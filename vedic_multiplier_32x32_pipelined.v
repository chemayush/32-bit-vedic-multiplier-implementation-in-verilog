==> flow/design.v <==
module half_adder(a, b, sum, carry);
	input a, b;
	output sum, carry;
	assign sum = a^b;
	assign carry = a&b;
endmodule
module add4b(a,b,sum);
	input [3:0] a,b;
	output [3:0] sum;
	wire [3:0] sum;
	assign sum = a + b;
endmodule
module add6b(a, b, sum);
	input [5:0] a,b;
	output [5:0] sum;
	wire [5:0] sum;
	assign sum = a + b;
endmodule
module add8b(a,b,sum);
	input [7:0] a,b;
	output [7:0] sum;
	wire [7:0] sum;
	assign sum = a + b;
endmodule
module add12b(a,b,sum);
	input [11:0] a,b;
	output [11:0] sum;
	wire [11:0] sum;
	assign sum = a + b;
endmodule
module add16b(a,b,sum);
	input [15:0] a,b;
	output [15:0] sum;
	wire [15:0] sum;
	assign sum = a + b;
endmodule
module add24b(a,b,sum);
	input [23:0] a,b;
	output [23:0] sum;
	wire [23:0] sum;
	assign sum = a + b;
endmodule
module add32b(a,b,sum);
	input [31:0] a,b;
	output [31:0] sum;
	wire [31:0] sum;
	assign sum = a + b;
endmodule
module add48b (
    input [47:0] a,
    input [47:0] b,
    output [47:0] sum
);
    assign sum = a + b;
endmodule
module vedic_multiplier_16x16(a, b, result_16x16);
	input[15:0] a, b;
	output[31:0] result_16x16;
	wire[15:0] q0, q1, q2, q3;
	wire[15:0] w0, w1;
	wire[23:0] w2, w3, w4, w5, w6;
	vedic_multiplier_8x8 v8_0(a[7:0], b[7:0], q0[15:0]);
	vedic_multiplier_8x8 v8_1(a[7:0], b[15:8], q1[15:0]);
	vedic_multiplier_8x8 v8_2(a[15:8], b[7:0], q2[15:0]);
	vedic_multiplier_8x8 v8_3(a[15:8], b[15:8], q3[15:0]);
   assign w0[15:0] = {8'b0, q0[15:8]};
	add16b a16_0(w0, q1, w1);
	assign w2 = {8'b0, q2[15:0]};
	assign w3 = {q3[15:0], 8'b0};
	add24b a24_0(w2, w3, w4);
	assign w5 = {8'b0, w1[15:0]};
	add24b a24_1(w4, w5, w6);
	assign result_16x16[31:8] = w6[23:0];
	assign result_16x16[7:0] = q0[7:0];
endmodule
module vedic_multiplier_32x32_pipelined(
    input clk,
    input [31:0] a, b,
    output reg [63:0] result_32x32
);
    wire [31:0] q0, q1, q2, q3;
    reg [31:0] q0_reg, q1_reg, q2_reg, q3_reg;
    reg [31:0] w0, w1_reg;
    reg [47:0] w2, w3, w4_reg, w5_reg, w6_reg;
    vedic_multiplier_16x16 v16_0(.a(a[15:0]), .b(b[15:0]), .result_16x16(q0));
    vedic_multiplier_16x16 v16_1(.a(a[15:0]), .b(b[31:16]), .result_16x16(q1));
    vedic_multiplier_16x16 v16_2(.a(a[31:16]), .b(b[15:0]), .result_16x16(q2));
    vedic_multiplier_16x16 v16_3(.a(a[31:16]), .b(b[31:16]), .result_16x16(q3));
    always @(posedge clk) begin
        q0_reg <= q0;
        q1_reg <= q1;
        q2_reg <= q2;
        q3_reg <= q3;
    end
    always @(posedge clk) begin
        w0 <= {16'b0, q0_reg[31:16]};
        w1_reg <= w0 + q1_reg;
    end
    always @(posedge clk) begin
        w2 <= {16'b0, q2_reg};
        w3 <= {q3_reg, 16'b0};
        w4_reg <= w2 + w3;
    end
    always @(posedge clk) begin
        w5_reg <= {16'b0, w1_reg};
        w6_reg <= w4_reg + w5_reg;
    end
	 always @(posedge clk) begin
	     result_32x32[63:16] <= w6_reg;
        result_32x32[15:0] <= q0_reg[15:0];
	 end 
endmodule
module vedic_multiplier_2x2(a, b, result_2x2);
	input[1:0] a, b;
	output[3:0] result_2x2;
	wire[3:0] temp;
	assign result_2x2[0] = a[0] & b[0];
	assign temp[0] = a[0] & b[1];
	assign temp[1] = a[1] & b[0];
	assign temp[2] = a[1] & b[1];
	half_adder h1(temp[0], temp[1], result_2x2[1], temp[3]);
	half_adder h2(temp[2], temp[3], result_2x2[2], result_2x2[3]);
endmodule
module vedic_multiplier_4x4(a, b, result_4x4);
	input[3:0] a, b;
	output[7:0] result_4x4;
	wire[3:0] q0, q1, q2, q3, w0, w1;
	wire[5:0] w2, w3, w4, w5, w6;
	vedic_multiplier_2x2 v2_0(a[1:0], b[1:0], q0[3:0]);
	vedic_multiplier_2x2 v2_1(a[1:0], b[3:2], q1[3:0]);
	vedic_multiplier_2x2 v2_2(a[3:2], b[1:0], q2[3:0]);
	vedic_multiplier_2x2 v2_3(a[3:2], b[3:2], q3[3:0]);
	assign w0[3:0] = {2'b0, q0[3:2]};
	add4b a4_0(w0[3:0], q1[3:0], w1[3:0]);
	assign w2 = {2'b0, q2[3:0]};
	assign w3 = {q3[3:0], 2'b0};
	add6b a6_0(w2, w3, w4);
	assign w5 = {2'b0, w1[3:0]};
	add6b a6_1(w4, w5, w6);
	assign result_4x4[7:2] = w6[5:0];
	assign result_4x4[1:0] = q0[1:0];
endmodule
module vedic_multiplier_8x8(a, b, result_8x8);
	input[7:0] a, b;
	output[15:0] result_8x8;
	wire[15:0] q0, q1, q2, q3;
	wire[7:0] w0, w1;
	wire[11:0] w2, w3, w4, w5, w6;
	vedic_multiplier_4x4 v4_0(a[3:0], b[3:0], q0[15:0]);
	vedic_multiplier_4x4 v4_1(a[3:0], b[7:4], q1[15:0]);
	vedic_multiplier_4x4 v4_2(a[7:4], b[3:0], q2[15:0]);
	vedic_multiplier_4x4 v4_3(a[7:4], b[7:4], q3[15:0]);
   assign w0[7:0] = {4'b0, q0[7:4]};
	add8b a8_0(w0, q1, w1);
	assign w2 = {4'b0, q2[7:0]};
	assign w3 = {q3[7:0], 4'b0};
	add12b a12_0(w2, w3, w4);
	assign w5 = {4'b0, w1[7:0]};
	add12b a12_1(w4, w5, w6);
	assign result_8x8[15:4] = w6[11:0];
	assign result_8x8[3:0] = q0[3:0];
endmodule
Reports on vedic_multiplier_32x32_pipelined:

Tool output for the design above, in the order of the flow.
Line numbers count from 1 in the design file above.
Library cell names are shortened.
A cell with n/a has no value.

* top: vedic_multiplier_32x32_pipelined
* clock port: clk
* library: sky130hd
* library corner: tt_025C_1v80

After elaboration:

Source: Yosys, flattened and elaborated, memories not mapped. Widths are those after wreduce; folded enables and synchronous resets count as part of the registers. Registers that Yosys merges into a memory's read port (data or address) are not register bits. Print and check cells do not count. Equal cells are merged and count once.

* output and inout port bits: 64
* register bits: 432

* bitwise operators: 2048
* $add $sub $neg: 255

Operators by type and width (number)
* bitwise AND 1 bit: 1536
* bitwise XOR 1 bit: 512
* adder 4 x 6 -> 6 bit: 64
* adder 6 x 4 -> 6 bit: 64
* adder 2 x 4 -> 4 bit: 64
* adder 12 x 8 -> 12 bit: 16
* adder 8 x 12 -> 12 bit: 16
* adder 4 x 8 -> 8 bit: 16
* adder 16 x 24 -> 24 bit: 4
* adder 24 x 16 -> 24 bit: 4
* adder 8 x 16 -> 16 bit: 4
* adder 32 x 48 -> 48 bit: 1
* adder 48 x 32 -> 48 bit: 1
* adder 16 x 32 -> 32 bit: 1

Logic depth:

Longest topological path by Yosys (ltp), each cell counted once; first at word level (registers and memories cut), then after technology mapping (sequential cells cut; the memories' decode and read muxes count).

* word-level depth: 9
* ABC_AREA: 1
* mapped depth: 62
* gate-level depth less buffers: 61

Synthesis result:

The flow's flattened synthesis, as Yosys stat reports it; memories are mapped. The netlist is that of the ABC_AREA named above (0 if unset); the other value can give another one.
Totals and module areas in this step are rounded.

* flip-flop cells: 432
* chip area (Yosys): 66170 um^2
* mapped cells: 9129

Cells by type
* ha_1: number 1472, total area 1.84E+04 um^2
* dfxtp_1: number 432, total area 8.65E+03 um^2
* nand2_1: number 2201, total area 8.26E+03 um^2
* inv_1: number 2111, total area 7923.85 um^2
* fa_1: number 395, total area 7.91E+03 um^2
* xor2_1: number 411, total area 3.6E+03 um^2
* xnor2_1: number 270, total area 2.36E+03 um^2
* a21oi_1: number 450, total area 2252.16 um^2
* nand3_1: number 390, total area 1.95E+03 um^2
* nor2_1: number 327, total area 1.23E+03 um^2
* o21ai_0: number 179, total area 895.859 um^2
* clkbuf_1: number 192, total area 720.691 um^2
* nand4_1: number 68, total area 425.408 um^2
* nand3b_1: number 46, total area 345.331 um^2
* nor3_1: number 35, total area 175.168 um^2
* a21o_1: number 19, total area 142.637 um^2
* o21bai_1: number 16, total area 120.115 um^2
* nor4_1: number 18, total area 112.608 um^2

Other cell types: 25; their cells: 97.

Path before layout:

Path of least setup slack by OpenSTA after synthesis, without wires, with an ideal clock, recovery checks aside; 20% of the period is set as input and as output delay. Where synthesis merged equal registers, the netlist keeps one of their names.

* path kind: input port to flip-flop
* from: in b[1]
* to: reg q2_reg[27]
* data arrival time: 13.132 ns
* stages on the path: 55
* period: 25.3 ns
* data required time: 25.173 ns
* library setup time: 0.127 ns
* path slack: 12.041 ns
* path delay: 8.199 ns
* path buffers: 1
* synthesis period reached: 13.259 ns

"path delay" = arrival - input delay + setup time.
"stages on the path" counts driving pins, that of a launching flip-flop among them; a cell with two outputs on the path counts twice.
"synthesis period reached" = period - worst setup slack (recovery checks aside). The figure is calculated, with input and output delays left at 20% of the set period.
Between the ends stands the longest chain of elaborated cells between them, by number of cells; it is not shown to be the way that was timed. Of several equally long chains one is given.
A line is the first line of the expression or statement that the cell stems from. Yosys adds cells for indexed reads and writes and turns some case tables into memories.

* path through: clkbuf_1 > nand2_1 > inv_1 > ha_1 > ha_1 > ha_1 > fa_1 > xnor2_1 > fa_1 > inv_1 > ha_1 > nand3_1 > nand2_1 > xor2_1 > ha_1 > a21oi_1 > nand2_1 > a21oi_1 > (+19 left out) > inv_1 > nor3_1 > a21oi_1 > nor2_1 > nand2_1 > nor2_1 > nand2_1 > xor2_1 > fa_1 > inv_1 > ha_1 > a21oi_1 > o21ai_0 > nand2_1 > nand2_1 > a21oi_1 > nor2_1 > xor2_1
* length of the longest elaborated chain: 9

RTL lines, path post-synthesis
* start: declaration: RTL line 78 `input [31:0] a, b,`
* bitwise AND 1 bit: RTL line 118 `assign temp[0] = a[0] & b[1];`
* bitwise AND 1 bit: RTL line 5 `assign carry = a&b;`
* bitwise XOR 1 bit: RTL line 4 `assign sum = a^b;`
* adder 4 x 6 -> 6 bit: RTL line 17 `assign sum = a + b;`
* adder 6 x 4 -> 6 bit: RTL line 17
* adder 4 x 8 -> 8 bit: RTL line 23 `assign sum = a + b;`
* adder 12 x 8 -> 12 bit: RTL line 29 `assign sum = a + b;`
* adder 16 x 24 -> 24 bit: RTL line 41 `assign sum = a + b;`
* adder 24 x 16 -> 24 bit: RTL line 41
* end: assignment: RTL line 92 `q2_reg <= q2;`
* end: declaration: RTL line 82 `reg [31:0] q0_reg, q1_reg, q2_reg, q3_reg;`

Worst path after layout:

Path of least setup slack in the final report of job 1 (OpenROAD, finished layout, wires in). Where an end is a register, its clock arrival counts in the times.

* path kind: input port to flip-flop
* from: in b[1]
* to: reg q2_reg[31]
* path slack: 3.15 ns
* library setup time: 0.03 ns
* path buffers: 1
* data arrival time: 13.41 ns
* period: 16.0 ns
* data required time: 16.56 ns
* stages on the path: 57

Between the ends stands the longest chain of elaborated cells between them, by number of cells; it is not shown to be the way that was timed. Of several equally long chains one is given.

* path through: clkdlybuf4s50_1 > nand2_1 > inv_1 > ha_1 > ha_1 > ha_1 > fa_1 > xnor2_1 > fa_1 > inv_1 > ha_1 > nand3_1 > nand2_1 > xor2_1 > ha_1 > a21oi_1 > nand2_1 > a21oi_1 > (+21 left out) > a21oi_1 > nor2_1 > nand2_1 > nor2_1 > nand2_1 > xor2_1 > fa_1 > inv_1 > ha_1 > a21oi_1 > o21ai_0 > nand2_1 > nand2_1 > a21oi_1 > nor2_1 > nand3_1 > nand2_1 > nand2_1
* length of the longest elaborated chain: 9

RTL lines, path after layout
* start: declaration: RTL line 78 `input [31:0] a, b,`
* bitwise AND 1 bit: RTL line 118 `assign temp[0] = a[0] & b[1];`
* bitwise AND 1 bit: RTL line 5 `assign carry = a&b;`
* bitwise XOR 1 bit: RTL line 4 `assign sum = a^b;`
* adder 4 x 6 -> 6 bit: RTL line 17 `assign sum = a + b;`
* adder 6 x 4 -> 6 bit: RTL line 17
* adder 4 x 8 -> 8 bit: RTL line 23 `assign sum = a + b;`
* adder 12 x 8 -> 12 bit: RTL line 29 `assign sum = a + b;`
* adder 16 x 24 -> 24 bit: RTL line 41 `assign sum = a + b;`
* adder 24 x 16 -> 24 bit: RTL line 41
* end: assignment: RTL line 92 `q2_reg <= q2;`
* end: declaration: RTL line 82 `reg [31:0] q0_reg, q1_reg, q2_reg, q3_reg;`

Subject: flow runs of vedic_multiplier_32x32_pipelined

Hi,

Settings and measured results of 2 stored flow runs for module vedic_multiplier_32x32_pipelined (sky130hd), not sorted in any way. The constraints put input and output delay at 20% of the set period each and load the outputs with 0.01 pF.
"clock period reached": clock period set for the run, less the worst setup slack. It is reckoned from that one timing run; input and output delays stay at 20% of the period that was set.
"time used up by the worst setup path": the worst setup path's part of the clock period (all of it between registers, 20% less for each end at a port) less its slack. A launch clock that arrives late makes it longer, a capture clock that arrives late makes it shorter.
The measured numbers are rounded.

### Job 1

==> flow/run.sh <==
#!/bin/bash
# the make line also repeats the synthesis and layout settings of config.mk as NAME=value (left out here)
make -C /OpenROAD-flow-scripts/flow DESIGN_CONFIG=/design/flow/config.mk WORK_HOME=/design/flow/orfs CLKGATE_MAP_FILE= finish
==> flow/config.mk <==
export PLATFORM = sky130hd
export DESIGN_NAME = vedic_multiplier_32x32_pipelined
export DESIGN_NICKNAME = vedic_multiplier_32x32_pipelined
export VERILOG_FILES = /design/flow/design.v
export SDC_FILE = /design/flow/constraint.sdc
export NUM_CORES = 4
export LEC_CHECK = 0
export ABC_AREA = 1
export CAP_MARGIN = 20
export CORE_MARGIN = 6
export CORE_UTILIZATION = 28
export CTS_CLUSTER_DIAMETER = 234
export CTS_CLUSTER_SIZE = 75
export MAX_ROUTING_LAYER = met4
export PLACE_DENSITY = 0.95
export SETUP_SLACK_MARGIN = -1.03
export SLEW_MARGIN = 20
export TNS_END_PERCENT = 50
==> flow/constraint.sdc <==
create_clock -name core_clock -period 16.0 [get_ports {clk}]
set_input_delay 3.2000 -clock core_clock [delete_from_list [all_inputs] [get_ports {clk}]]
set_output_delay 3.2000 -clock core_clock [all_outputs]
set_load 0.01 [all_outputs]

Results of job 1:
- Area of the die: 248100 um^2
- Setup total negative slack: 0.000 ns
- Utilization after layout: 30.6 %
- Worst hold slack in the final report: 0.239 ns
- Yosys chip area after synthesis: 66170 um^2
- Standard-cell area after layout: 71570 um^2
- Clock period reached: 12.845 ns
- Time used up by the worst setup path: 9.65 ns
- Critical path type: input port to flip-flop
- Worst setup slack after layout: 3.155 ns

### Job 2

==> flow/run.sh <==
#!/bin/bash
# the make line also repeats the synthesis and layout settings of config.mk as NAME=value (left out here)
make -C /OpenROAD-flow-scripts/flow DESIGN_CONFIG=/design/flow/config.mk WORK_HOME=/design/flow/orfs CLKGATE_MAP_FILE= finish
==> flow/config.mk <==
export PLATFORM = sky130hd
export DESIGN_NAME = vedic_multiplier_32x32_pipelined
export DESIGN_NICKNAME = vedic_multiplier_32x32_pipelined
export VERILOG_FILES = /design/flow/design.v
export SDC_FILE = /design/flow/constraint.sdc
export NUM_CORES = 4
export LEC_CHECK = 0
export CAP_MARGIN = 20
export CORE_MARGIN = 2
export CORE_UTILIZATION = 60
export SLEW_MARGIN = 20
==> flow/constraint.sdc <==
create_clock -name core_clock -period 12.3 [get_ports {clk}]
set_input_delay 2.4600 -clock core_clock [delete_from_list [all_inputs] [get_ports {clk}]]
set_output_delay 2.4600 -clock core_clock [all_outputs]
set_load 0.01 [all_outputs]

Results of job 2:
- Area of the die: 105400 um^2
- Setup total negative slack: 0.000 ns
- Utilization after layout: 65.7 %
- Worst hold slack in the final report: 0.322 ns
- Yosys chip area after synthesis: 61680 um^2
- Standard-cell area after layout: 66980 um^2
- Clock period reached: 11.691 ns
- Time used up by the worst setup path: 9.23 ns
- Critical path type: input port to flip-flop
- Worst setup slack after layout: 0.609 ns

Regards
